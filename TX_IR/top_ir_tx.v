==> flow/design.v <==
module UART_RX (
    input wire clock,
    input wire reset,
    input wire rx,
    output reg [7:0] o_rdat,
	 output reg data_valid
);
reg [13:0] counter;
reg syncff0, syncff1;
reg rx_;
reg [1:0] state, next;
reg [7:0] rdat;
reg [2:0] data_cnt;
wire counter_end, start, start_end, data_end, stop_end, get_dat;
assign get_dat      = (counter == 624);  
assign counter_end  = (counter == 1249);       
assign start_end    = (state == 2'b01) && counter_end;
assign data_end     = (state == 2'b10)  && counter_end && (data_cnt == 3'd7);
assign stop_end     = (state == 2'b11)  && counter_end;
always @(posedge clock or negedge reset) begin
    if (!reset) begin
        syncff0 <= 1'b1;
        syncff1 <= 1'b1;
    end else begin
        syncff0 <= rx;
        syncff1 <= syncff0;
    end
end
always @(posedge clock or negedge reset) begin
    if (!reset) rx_ <= 1'b1;
    else        rx_ <= syncff1;
end
assign start = ~syncff1 & rx_;   
always @(posedge clock or negedge reset) begin
    if (!reset) state <= 2'b00;
    else        state <= next;
end
always @(*) begin
    case (state)
        2'b00:  next = start      ? 2'b01 : 2'b00;
        2'b01: next = start_end  ? 2'b10  : 2'b01;
        2'b10:  next = data_end   ? 2'b11  : 2'b10;
        2'b11:  next = stop_end   ? 2'b00  : 2'b11;
        default:next = 2'b00;
    endcase
end
always @(posedge clock or negedge reset) begin
    if (!reset)
        counter <= 0;
    else if (state != 2'b00) begin
        if (counter_end)
            counter <= 0;
        else
            counter <= counter + 1;
    end
end
always @(posedge clock or negedge reset) begin
    if (!reset)
        data_cnt <= 0;
    else if ((state == 2'b10) && counter_end)
        data_cnt <= data_cnt + 1;
end
always @(posedge clock or negedge reset) begin
    if (!reset)
        rdat <= 8'b0;
    else if ((state == 2'b10) && get_dat)
        rdat <= {syncff1, rdat[7:1]};   
end
always @(posedge clock or negedge reset) begin
    if (!reset)
        o_rdat <= 8'b0;
    else if (stop_end)
        o_rdat <= rdat;
end
always @(posedge clock or negedge reset) begin
    if (!reset) begin
        data_valid <= 0;
    end else begin
        data_valid <= stop_end;
    end
end
endmodule
module UART_TX(
    input clk,
    input rst,
    input i_valid,
    input [7:0] i_data_in,
    output reg o_Tx_serial, 
    output reg tx_done
);
localparam IDLE = 2'b00;
localparam START = 2'b01;
localparam DATA = 2'b10;
localparam STOP = 2'b11;
reg [1:0] state, next_state;
reg [15:0] counter;   
reg [7:0] r_data_in;
reg [2:0] index;
wire cnt_end;
assign cnt_end = (counter == 1249);
always @(posedge clk or negedge rst) begin
    if (!rst)
        counter <= 0;
    else if (state != IDLE) begin
        if (cnt_end)
            counter <= 0;
        else
            counter <= counter + 1;
    end
end
always @(posedge clk or negedge rst) begin
    if (!rst) begin
        state <= IDLE;
        o_Tx_serial <= 1'b1;
        index <= 0;
        tx_done <= 0;
        r_data_in <= 0;
    end
    else begin
        case(state)
            IDLE: begin
                o_Tx_serial <= 1'b1;
                tx_done <= 0;
                if (i_valid) begin
                    r_data_in <= i_data_in;
                    state <= START;
                end
            end
            START: begin
                o_Tx_serial <= 1'b0;
                if (cnt_end) state <= DATA;
            end
            DATA: begin
                o_Tx_serial <= r_data_in[index];
                if (cnt_end) begin
                    index <= (index < 7) ? index + 1 : 0;
                    state <= (index == 7) ? STOP : DATA;
                end
            end
            STOP: begin
                o_Tx_serial <= 1'b1;
                if (cnt_end) begin
                    tx_done <= 1;
                    state <= IDLE;
                end
            end
        endcase
    end
end
endmodule
module top_ir_tx (
    input clk,
    input rst,
    output tx_pin,
    input rx_pin
);
wire [7:0] o_rdat;
wire data_valid;
reg i_valid;
reg [7:0] i_data_in;
wire tx_done;
UART_RX uart_rx_inst (
    .clock(clk),
    .reset(rst),
    .rx(rx_pin),
    .o_rdat(o_rdat),
    .data_valid(data_valid)
);
UART_TX uart_tx_inst (
    .clk(clk),
    .rst(rst),
    .i_valid(i_valid),
    .i_data_in(i_data_in),
    .o_Tx_serial(tx_pin),
    .tx_done(tx_done)
);
reg [2:0] state, next_state;
localparam S_IDLE       = 3'd0;
localparam S_SEND_A1    = 3'd1;
localparam S_SEND_F1    = 3'd2;
localparam S_SEND_DATA  = 3'd3;
localparam S_WAIT       = 3'd4;
localparam S_SEND_U1    = 3'd5;
localparam S_SEND_U2    = 3'd6;
reg [7:0] data_buffer;
always @(posedge clk or negedge rst) begin
    if (!rst) begin
        state <= S_IDLE;
        i_valid <= 0;
        i_data_in <= 8'd0;
        data_buffer <= 8'd0;
    end else begin
        case (state)
            S_IDLE: begin
                i_valid <= 0;
                if (data_valid) begin
                    data_buffer <= o_rdat;
                    state <= S_SEND_A1;
                end
            end
            S_SEND_A1: begin
                i_data_in <= 8'hFA;
                i_valid <= 1;
                state <= S_WAIT;
					 next_state <= S_SEND_F1;
            end
            S_SEND_F1: begin
                i_data_in <= 8'HF1;
                i_valid <= 1;
                state <= S_WAIT;
					 next_state<= S_SEND_U1;
            end
				S_SEND_U1: begin
							  i_data_in <= 8'h00;
							  i_valid <=1;
							  state<= S_WAIT;
							  next_state <= S_SEND_U2;
							  end
				S_SEND_U2:
							begin
							  i_data_in <= 8'h01;
							  i_valid <=1;
							  state<= S_WAIT;
							  next_state <= S_SEND_DATA;
							end
            S_SEND_DATA: begin
                i_data_in <= data_buffer;
                i_valid <= 1;
                state <= S_WAIT;
					 next_state <= S_IDLE;
            end
            S_WAIT: begin
                i_valid <= 0;   
                if (tx_done) begin
							state <= next_state;
                end
            end
            default: state <= S_IDLE;
        endcase
    end
end
endmodule
# == From RTL to reports: top_ir_tx ==
# What the tools print for top_ir_tx, step after step.
# Line numbers count from 1 in the design file above.
# Cell names lack the library's common part.
# The mark n/a stands for no value.
# setup
top,top_ir_tx
clk_port,clk
library,sky130hd
pvt_corner,tt_025C_1v80

# == Word level ==
# Counts by Yosys on the flattened word-level netlist (proc, flatten, opt, wreduce; memories kept). Register bits leave out memories and registers merged into their read ports (data or address). Print and check cells are left out.
# op_classes
equal,23
reduce_and_logical,24
addsub,4
mux,23
n_shift,1
bitwise,2
n_cmp,1
# op_table
operator,n
8-bit parallel mux with 5-bit select,1
16-bit by 1-bit adder with 16-bit output (second input constant),1
16-bit by 11-bit equality test with 1-bit output (second input constant),1
16-bit 2-to-1 mux,1
2-bit parallel mux with 4-bit select,2
3-bit equality test (second input constant),5
3-bit parallel mux with 5-bit select,1
14-bit by 1-bit adder with 14-bit output (second input constant),1
14-bit by 10-bit equality test with 1-bit output (second input constant),1
14-bit by 11-bit equality test with 1-bit output (second input constant),1
14-bit 2-to-1 mux,1
2-bit AND reduction,6
2-bit 2-to-1 mux,6
2-bit by 1-bit != test with 1-bit output (second input constant),5
3-bit parallel mux with 3-bit select,1
3-bit 2-to-1 mux,3
2-bit equality test (second input constant),4
2-bit nonzero test,4
8-bit by 3-bit indexed select with 1-bit output,1
3-bit by 1-bit adder with 3-bit output (second input constant),2
3-bit by 2-bit equality test with 1-bit output (second input constant),2
1-bit logical AND,5
5-bit AND reduction,1
5-bit nonzero test,1
5-bit OR reduction,1
2-bit by 1-bit equality test with 1-bit output (second input constant),2
2-bit zero test,2
2-bit OR reduction,2
# Not listed: further kinds 10, cells in them 14.
# word_totals
elab_cells,98
ff_bits,93
out_inout_bits,1
in_bits,3

# == Logic depth ==
# Longest topological path by Yosys (ltp), each cell counted once; first at word level (registers and memories cut), then after technology mapping (sequential cells cut; the memories' decode and read muxes count).
# depth
word_depth,5
abc_area,0
depth_mapped,8
ltp_nobuf,6

# == After synthesis ==
# The flow's flattened synthesis, as Yosys stat reports it; memories are mapped. The netlist is that of the ABC_AREA named above (0 if unset); the other value can give another one.
# Totals and module areas in this step are rounded.
# mapped
buf_cells,15
stdcells,366
seqArea_um2,2350
ff_cells,93
synth_area_um2,4320
# by_type
cell_type,n,type_area_um2
dfrtp_1,86,2.15E+03
mux2_2,27,304.042
ha_1,13,162.656
nor2_1,33,123.869
xnor2_1,14,122.618
mux2_4,8,120.115
dfstp_2,4,105.101
xor2_1,11,96.342
nand2_1,25,93.84
edfxtp_1,3,90.086
o21ai_0,15,75.072
nand3_1,14,70.067
nand2b_1,10,62.56
nand4_1,8,50.048
mux4_2,2,45.043
clkbuf_1,11,41.29
a21oi_1,8,40.038
inv_1,10,37.536
# Other cell types: 37; their cells: 64.
# By module: a second synthesis without flattening, with its own total; a netlist apart from the flattened one above.
# hier_totals
hier_cells,351
area_unflattened_um2,4380
# Each row is one instance without its submodules.
# modules
module,instances,mod_seq_area_um2,n_cells,area_um2
UART_RX,1,980,130,1730
UART_TX,1,777,133,1600
top_ir_tx,1,591,88,1050

# == Timing after synthesis ==
# OpenSTA on the mapped netlist: ideal clock, no wires. The path of least setup slack (recovery checks aside). Input and output delay are each 20% of the period. Register names are those of the netlist, which keeps one name where synthesis merged equal registers.
# synth_path
path_type,register to register
from,register uart_rx_inst.counter[1]
to,register uart_rx_inst.o_rdat[0]
path_delay_ns,1.875
path_buffers,2
setup_ns,0.125
required_ns,2.085
path_slack_ns,0.335
period_ns,2.21
t_arrival_ns,1.750
t_first_pin_ns,0.000
path_stages,9
synth_period_reached_ns,1.875
# "path_delay_ns" = arrival - input delay + setup time.
# "path_stages" counts driving pins, that of a launching flip-flop among them; a cell with two outputs on the path counts twice.
# "synth_period_reached_ns" is the clock period less the worst setup slack; recovery checks do not enter. This is arithmetic on one report: input and output delays are still those of the set period (20% each).
# The rows between start and end are the longest chain of elaborated cells between them; the timing report does not say that the signal goes this way. Where chains are equally long, one stands for them.
# A line is the first line of the expression or statement that the cell stems from. Yosys adds cells for indexed reads and writes and turns some case tables into memories.
# A register here has more assigning lines than the two given.
# synth_between
path_cell_list,dfrtp_1 > inv_1 > ha_1 > nor4bb_1 > and4_1 > buf_6 > and3_4 > buf_6 > mux2_4
elab_chain_cells,2
cone_cells,2
cone_lines,2
classes_between,1 x eq/ne; 1 x reduce/logical
# synth_rtl
item,line_no,rtl
"start, declared",8,reg [13:0] counter;
"start, assigned",49,counter <= 0;
"start, assigned",54,counter <= counter + 1;
14-bit by 11-bit equality test with 1-bit output,16,assign counter_end  = (counter == 1249);
1-bit logical AND,19,assign stop_end     = (state == 2'b11)  && counter_end;
"end, assigned",71,o_rdat <= 8'b0;
"end, assigned",73,o_rdat <= rdat;
"end, declared",5,"output reg [7:0] o_rdat,"
# Some nets on the timed path still bear RTL names; the line given drives or declares the net.
# synth_nets
signal,line_no
uart_rx_inst.stop_end,19

# == Worst path after layout ==
# Path of least setup slack in the final report of job 1 (OpenROAD, finished layout, wires in). Where an end is a register, its clock arrival counts in the times.
# layout_path
path_type,register to register
from,register uart_rx_inst.counter[1]
to,register uart_rx_inst.o_rdat[6]
t_first_pin_ns,0.36
path_buffers,0
t_arrival_ns,1.99
path_stages,7
required_ns,2.34
period_ns,2.09
setup_ns,0.11
path_slack_ns,0.35
# The rows between start and end are the longest chain of elaborated cells between them; the timing report does not say that the signal goes this way. Where chains are equally long, one stands for them.
# A register here has more assigning lines than the two given.
# layout_between
path_cell_list,dfrtp_1 > inv_2 > ha_4 > nor4bb_2 > and4_4 > and3_4 > mux2_4
elab_chain_cells,2
cone_cells,2
cone_lines,2
classes_between,1 x eq/ne; 1 x reduce/logical
# layout_rtl
item,line_no,rtl
"start, declared",8,reg [13:0] counter;
"start, assigned",49,counter <= 0;
"start, assigned",54,counter <= counter + 1;
14-bit by 11-bit equality test with 1-bit output,16,assign counter_end  = (counter == 1249);
1-bit logical AND,19,assign stop_end     = (state == 2'b11)  && counter_end;
"end, assigned",71,o_rdat <= 8'b0;
"end, assigned",73,o_rdat <= rdat;
"end, declared",5,"output reg [7:0] o_rdat,"

# Record of 2 stored runs of the RTL-to-layout flow on top_ir_tx, platform sky130hd. The runs are unordered. Constraints: input delay and output delay 20% of the set period each, output load 0.01 pF.
# By "achievedPeriod_ns" is meant the clock period of the run minus its worst setup slack. This is arithmetic on one report: input and output delays are still those of the set period (20% each).
# "worst_path_time_ns" means the part of the period allowed to the worst setup path (the constraints hold back 20% at inputs and 20% at outputs) less its slack; where the path has registers, the arrival times of their clocks count too.
# "design_power_uw" is the tool's figure for a default switching activity; nothing was simulated.
# Values from the reports are rounded here.
# Among the settings, -- means not set for that run.
item,job 1,job 2
period_ns,2.09,2.97
SETUP_SLACK_MARGIN,0.55,--
CAP_MARGIN,20,20
CORE_MARGIN,2,2
CORE_UTILIZATION,40,65
SLEW_MARGIN,20,20
PLACE_DENSITY,--,0.47
CELL_PAD_IN_SITES_GLOBAL_PLACEMENT,--,1
TNS_END_PERCENT,--,80
ABC_AREA,--,1
MAX_ROUTING_LAYER,--,met5
setup_worst_slack_ns,0.347,0.950
layout_stdcell_area_um2,5390,4900
achievedPeriod_ns,1.743,2.020
design_power_uw,3650,2490
die_footprint_um2,11600,7730
worst_path_time_ns,1.74,1.43
critical_path_type,register to register,register to output
util_frac,0.517,0.721
setup_tns_ns,0.000,0.000
synth_area_um2,4320,4580
